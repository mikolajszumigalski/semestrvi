==> flow/design.v <==
module LOSOWE(input [9:0]SW, input CLOCK_50, input [3:0] KEY,output reg [7:0]LEDR, output [6:0]HEX0, output [6:0]HEX1, output [6:0]HEX2, output [6:0]HEX3);
reg [25:0] licznik;
reg [15:0] liczsetne;
reg [15:0] liczpo2;
reg [25:0] licznikX;
reg [15:0] liczsetneX;
integer wartownik;
integer wartownikX;
reg [4:0] random, wylosowana;
reg [4:0] next_random;
initial LEDR = 0;
initial licznikX = 0;
initial licznik =0;
initial liczsetne = 0;
initial liczsetneX = 0;
initial random = 5;
always @(posedge CLOCK_50)
begin
	random[4:0] <= next_random[4:0];
	if(SW[9])
		begin
			licznik <= licznik + 1'b1;
			if(licznik%500000 == 0)
			begin
				liczsetne <= liczsetne+1'b1;
				licznik <= 0;
			end
			if(liczsetne == 200 && licznik%500000 == 0)
			begin
				wylosowana <= random;
				if(wylosowana%4 == 0)
					LEDR[1] <= 1;
				else if(wylosowana%4 == 1)
					LEDR[5] <= 1;
				else if(wylosowana%4 == 2)
					LEDR[3] <= 1;
				else if(wylosowana%4 == 3)
					LEDR[7] <= 1;	
			end
		end
end
always 
begin
	next_random[4:1] = random[3:0];
	next_random[0] = (random[4] + random[2] + 1) %2;
end
endmodule
# ---- Step by step through the tools: LOSOWE
# Tool output for the design above, in the order of the flow.
# Lines are those of the file above, counted from 1.
# Not given: --
dict set report design {
  top {LOSOWE}
  clock {CLOCK_50}
  library {sky130hd}
  lib_corner {tt_025C_1v80}
}

# ---- Word level
# Counts by Yosys on the flattened word-level netlist (proc, flatten, opt, wreduce; memories kept). Register bits leave out memories and registers merged into their read ports (data or address); mux counts leave out enables and synchronous resets folded into registers. Print and check cells are left out. Cells with the same type and inputs are merged into one.
dict set report word_totals {
  ff_bits 53
  input_bits 15
  out_inout_bits 36
  wordCells 29
}
dict set report classes {
  add_sub_neg 4
  div 1
  eq_ne 4
  bitwise 3
  n_reduce_logical 9
}
# operator count
set op_table {}
lappend op_table {{modulo 26 x 19 -> 32 bit with constant B} 1}
lappend op_table {{zero test 32 bit} 2}
lappend op_table {{adder 26 x 1 -> 26 bit with constant B} 1}
lappend op_table {{adder 16 x 1 -> 16 bit with constant B} 1}
lappend op_table {{== test 16 x 8 -> 1 bit with constant B} 1}
lappend op_table {{AND reduction 6 bit} 1}
lappend op_table {{AND reduction 5 bit} 1}
lappend op_table {{== test 2 bit with constant B} 2}
lappend op_table {{AND reduction 2 bit} 2}
lappend op_table {{AND reduction 4 bit} 1}
lappend op_table {{NOT 1 bit} 3}
lappend op_table {{AND reduction 3 bit} 1}
lappend op_table {{== test 2 x 1 -> 1 bit with constant B} 1}
lappend op_table {{adder 1 bit} 1}
lappend op_table {{adder 1 bit with constant B} 1}
lappend op_table {{logical AND 1 bit} 1}

# ---- Logic depth
# Longest topological path by Yosys (ltp), each cell counted once; first at word level (registers and memories cut), then after technology mapping (sequential cells cut; the memories' decode and read muxes count).
dict set report depth {
  ltp_word 4
  abc_area 0
  mapped_depth 41
  depth_no_buf 34
}

# ---- Synthesis result
# Source: synth_stat.txt of the flow (Yosys; design flattened, memories mapped). It holds for the ABC_AREA given above (unset counts as 0); a run with the other value may have another netlist.
# The area totals of this step are shown rounded.
# type count type_area_um2
set types {}
lappend types {sky130_fd_sc_hd__edfxtp_1 48 1.44E+03}
lappend types {sky130_fd_sc_hd__xnor2_1 72 630.605}
lappend types {sky130_fd_sc_hd__nor2_1 92 345.331}
lappend types {sky130_fd_sc_hd__nand2_1 80 300.288}
lappend types {sky130_fd_sc_hd__buf_4 36 270.259}
lappend types {sky130_fd_sc_hd__xor2_1 24 210.202}
lappend types {sky130_fd_sc_hd__a21oi_1 40 200.192}
lappend types {sky130_fd_sc_hd__nand3_1 33 165.158}
lappend types {sky130_fd_sc_hd__o21ai_0 31 155.149}
lappend types {sky130_fd_sc_hd__and3_1 22 137.632}
lappend types {sky130_fd_sc_hd__nor3_1 24 120.115}
lappend types {sky130_fd_sc_hd__and2_1 18 112.608}
lappend types {sky130_fd_sc_hd__mux2i_1 11 110.106}
lappend types {sky130_fd_sc_hd__dfxtp_1 5 100.096}
lappend types {sky130_fd_sc_hd__ha_1 8 100.096}
lappend types {sky130_fd_sc_hd__a211oi_1 11 82.579}
lappend types {sky130_fd_sc_hd__inv_1 22 82.579}
lappend types {sky130_fd_sc_hd__a31oi_1 13 81.328}
# Other cell types: 96; their cells: 321.
dict set report synth_totals {
  cell_count 911
  yosys_area_um2 7360
  sequential_area_um2 1541
  ff_cells 53
  buffers 73
}

# ---- Path before layout
# OpenSTA on the mapped netlist: ideal clock, no wires. The path of least setup slack (recovery checks aside). Input and output delay are each 20% of the period. Register names are those of the netlist, which keeps one name where synthesis merged equal registers.
dict set report synth_path {
  path_type {reg2reg}
  startpoint {register licznik[0]}
  endpoint {register liczsetne[0]}
  period_ns 9.43
  setup_ns 0.374
  t_first_pin_ns 0.000
  t_arrival_ns 9.156
  t_required_ns 9.056
  path_slack_ns -0.100
  delay_ns 9.530
  path_stages 39
  path_buffers 5
  period_less_setup_slack_ns 9.53
}
# "delay_ns" is the arrival time less input delay plus setup time.
# "path_stages": output pins that drive a net of the path, with the launching flip-flop's if there is one; two outputs of one cell count as two.
# "period_less_setup_slack_ns" = period - worst setup slack (recovery checks aside). The figure is calculated, with input and output delays left at 20% of the set period.
# The rows between start and end are the longest chain of elaborated cells between them; the timing report does not say that the signal goes this way. Where chains are equally long, one stands for them.
# A line is the first line of the expression or statement that the cell stems from. Yosys adds cells for indexed reads and writes and turns some case tables into memories.
dict set report synth_via {
  cell_sequence {sky130_fd_sc_hd__edfxtp_1 sky130_fd_sc_hd__inv_1 sky130_fd_sc_hd__ha_1 sky130_fd_sc_hd__or4b_4 sky130_fd_sc_hd__nor4b_2 sky130_fd_sc_hd__nand4_1 sky130_fd_sc_hd__a2111oi_4 sky130_fd_sc_hd__o21ai_2 sky130_fd_sc_hd__and3_1 sky130_fd_sc_hd__buf_4 sky130_fd_sc_hd__mux2i_1 sky130_fd_sc_hd__nor3_2 sky130_fd_sc_hd__nand3_1 sky130_fd_sc_hd__mux2_1 sky130_fd_sc_hd__a221o_1 sky130_fd_sc_hd__o2111a_2 sky130_fd_sc_hd__or3_1 sky130_fd_sc_hd__buf_2 (+3 left out) sky130_fd_sc_hd__nand2b_1 sky130_fd_sc_hd__buf_4 sky130_fd_sc_hd__or3_1 sky130_fd_sc_hd__o22a_1 sky130_fd_sc_hd__nand3b_4 sky130_fd_sc_hd__a31oi_4 sky130_fd_sc_hd__o32ai_4 sky130_fd_sc_hd__o21a_4 sky130_fd_sc_hd__o21ai_2 sky130_fd_sc_hd__a221o_1 sky130_fd_sc_hd__a21oi_2 sky130_fd_sc_hd__a211oi_4 sky130_fd_sc_hd__a21o_1 sky130_fd_sc_hd__a211oi_1 sky130_fd_sc_hd__o2111ai_1 sky130_fd_sc_hd__a2111oi_4 sky130_fd_sc_hd__buf_6 sky130_fd_sc_hd__and2_1}
  elab_chain_cells 3
  cone_cells 3
  classes_between {div: 1; reduce/logical: 2}
}
# element line
set synth_lines {}
lappend synth_lines {{start, declared} 2} ;# reg [25:0] licznik;
lappend synth_lines {{start, assigned} 22} ;# licznik <= licznik + 1'b1;
lappend synth_lines {{start, assigned} 26} ;# licznik <= 0;
lappend synth_lines {{modulo 26 x 19 -> 32 bit} 23} ;# if(licznik%500000 == 0)
lappend synth_lines {{zero test 32 bit} 23}
lappend synth_lines {{AND reduction 2 bit} --}
lappend synth_lines {{end, assigned} 25} ;# liczsetne <= liczsetne+1'b1;
lappend synth_lines {{end, declared} 3} ;# reg [15:0] liczsetne;

# ---- Timing after layout
# From the final timing report of stored run 1: the path of least setup slack in the routed layout; clock arrival at registers is part of the times.
dict set report layout_path {
  path_type {reg2reg}
  startpoint {register licznik[0]}
  endpoint {register liczsetne[8]}
  period_ns 8.06
  setup_ns 0.29
  t_first_pin_ns 0.30
  t_arrival_ns 9.96
  t_required_ns 8.06
  path_slack_ns -1.90
  path_stages 42
  path_buffers 7
}
# The rows between start and end are the longest chain of elaborated cells between them; the timing report does not say that the signal goes this way. Where chains are equally long, one stands for them.
dict set report layout_via {
  cell_sequence {sky130_fd_sc_hd__edfxtp_1 sky130_fd_sc_hd__inv_2 sky130_fd_sc_hd__ha_4 sky130_fd_sc_hd__or4b_4 sky130_fd_sc_hd__nor4b_2 sky130_fd_sc_hd__nand4_1 sky130_fd_sc_hd__a2111oi_4 sky130_fd_sc_hd__o21ai_2 sky130_fd_sc_hd__and3_1 sky130_fd_sc_hd__buf_6 sky130_fd_sc_hd__mux2i_4 sky130_fd_sc_hd__or3_4 sky130_fd_sc_hd__nor4b_4 sky130_fd_sc_hd__buf_6 sky130_fd_sc_hd__xnor2_4 sky130_fd_sc_hd__nor2_4 sky130_fd_sc_hd__o211a_4 sky130_fd_sc_hd__or3_4 (+6 left out) sky130_fd_sc_hd__o211a_4 sky130_fd_sc_hd__a211oi_4 sky130_fd_sc_hd__nand3b_4 sky130_fd_sc_hd__a31oi_4 sky130_fd_sc_hd__buf_4 sky130_fd_sc_hd__o32a_1 sky130_fd_sc_hd__nand4_1 sky130_fd_sc_hd__nor2_1 sky130_fd_sc_hd__a211oi_2 sky130_fd_sc_hd__o21ai_2 sky130_fd_sc_hd__o21a_1 sky130_fd_sc_hd__a31o_4 sky130_fd_sc_hd__a2111oi_4 sky130_fd_sc_hd__o22ai_2 sky130_fd_sc_hd__a2111oi_4 sky130_fd_sc_hd__buf_4 sky130_fd_sc_hd__buf_6 sky130_fd_sc_hd__and2_4}
  elab_chain_cells 3
  cone_cells 3
  classes_between {div: 1; reduce/logical: 2}
}
# element line
set layout_lines {}
lappend layout_lines {{start, declared} 2} ;# reg [25:0] licznik;
lappend layout_lines {{start, assigned} 22} ;# licznik <= licznik + 1'b1;
lappend layout_lines {{start, assigned} 26} ;# licznik <= 0;
lappend layout_lines {{modulo 26 x 19 -> 32 bit} 23} ;# if(licznik%500000 == 0)
lappend layout_lines {{zero test 32 bit} 23}
lappend layout_lines {{AND reduction 2 bit} --}
lappend layout_lines {{end, assigned} 25} ;# liczsetne <= liczsetne+1'b1;
lappend layout_lines {{end, declared} 3} ;# reg [15:0] liczsetne;

; LOSOWE through Yosys and OpenROAD on sky130hd: 2 stored runs, unordered, with their settings and measured results. The constraints put input and output delay at 20% of the set period each and load the outputs with 0.01 pF.
; "timing.achieved_period_ns" = clock period - worst setup slack. The figure is calculated, with input and output delays left at 20% of the set period.
; By "power.total_mw" is meant OpenSTA's value without simulated activity: inputs other than the clock are taken to toggle once in ten clock periods, and the tool carries that through the logic.
; Measured values are rounded.

[stored run 1: settings]
period_ns = 8.06
CORE_UTILIZATION = 20
SETUP_SLACK_MARGIN = 0.32
PLACE_DENSITY = 0.53
HOLD_SLACK_MARGIN = 0.18
CORE_ASPECT_RATIO = 1.3
TNS_END_PERCENT = 20
GPL_TIMING_DRIVEN = 0
GPL_ROUTABILITY_DRIVEN = 1
CTS_CLUSTER_SIZE = 25
SLEW_MARGIN = 25
MIN_ROUTING_LAYER = met2
CAP_MARGIN = 20
CORE_MARGIN = 2
[stored run 1: results]
design.die.area_um2 = 38360
power.total_mw = 2.535
finish.utilization_pct = 27.4
timing.achieved_period_ns = 9.959
fin_tns_ns = -85.33
yosys_chip_area_um2 = 7360
worstSetupSlack_ns = -1.899

[stored run 2: settings]
period_ns = 7.46
CORE_UTILIZATION = 67
SETUP_SLACK_MARGIN = 1.87
PLACE_DENSITY_LB_ADDON = 0.01
TNS_END_PERCENT = 100
CTS_CLUSTER_DIAMETER = 318
CAP_MARGIN = 15
MAX_ROUTING_LAYER = met4
CORE_MARGIN = 2
SLEW_MARGIN = 20
[stored run 2: results]
outcome = not finished: routing ended with error GRT-0116
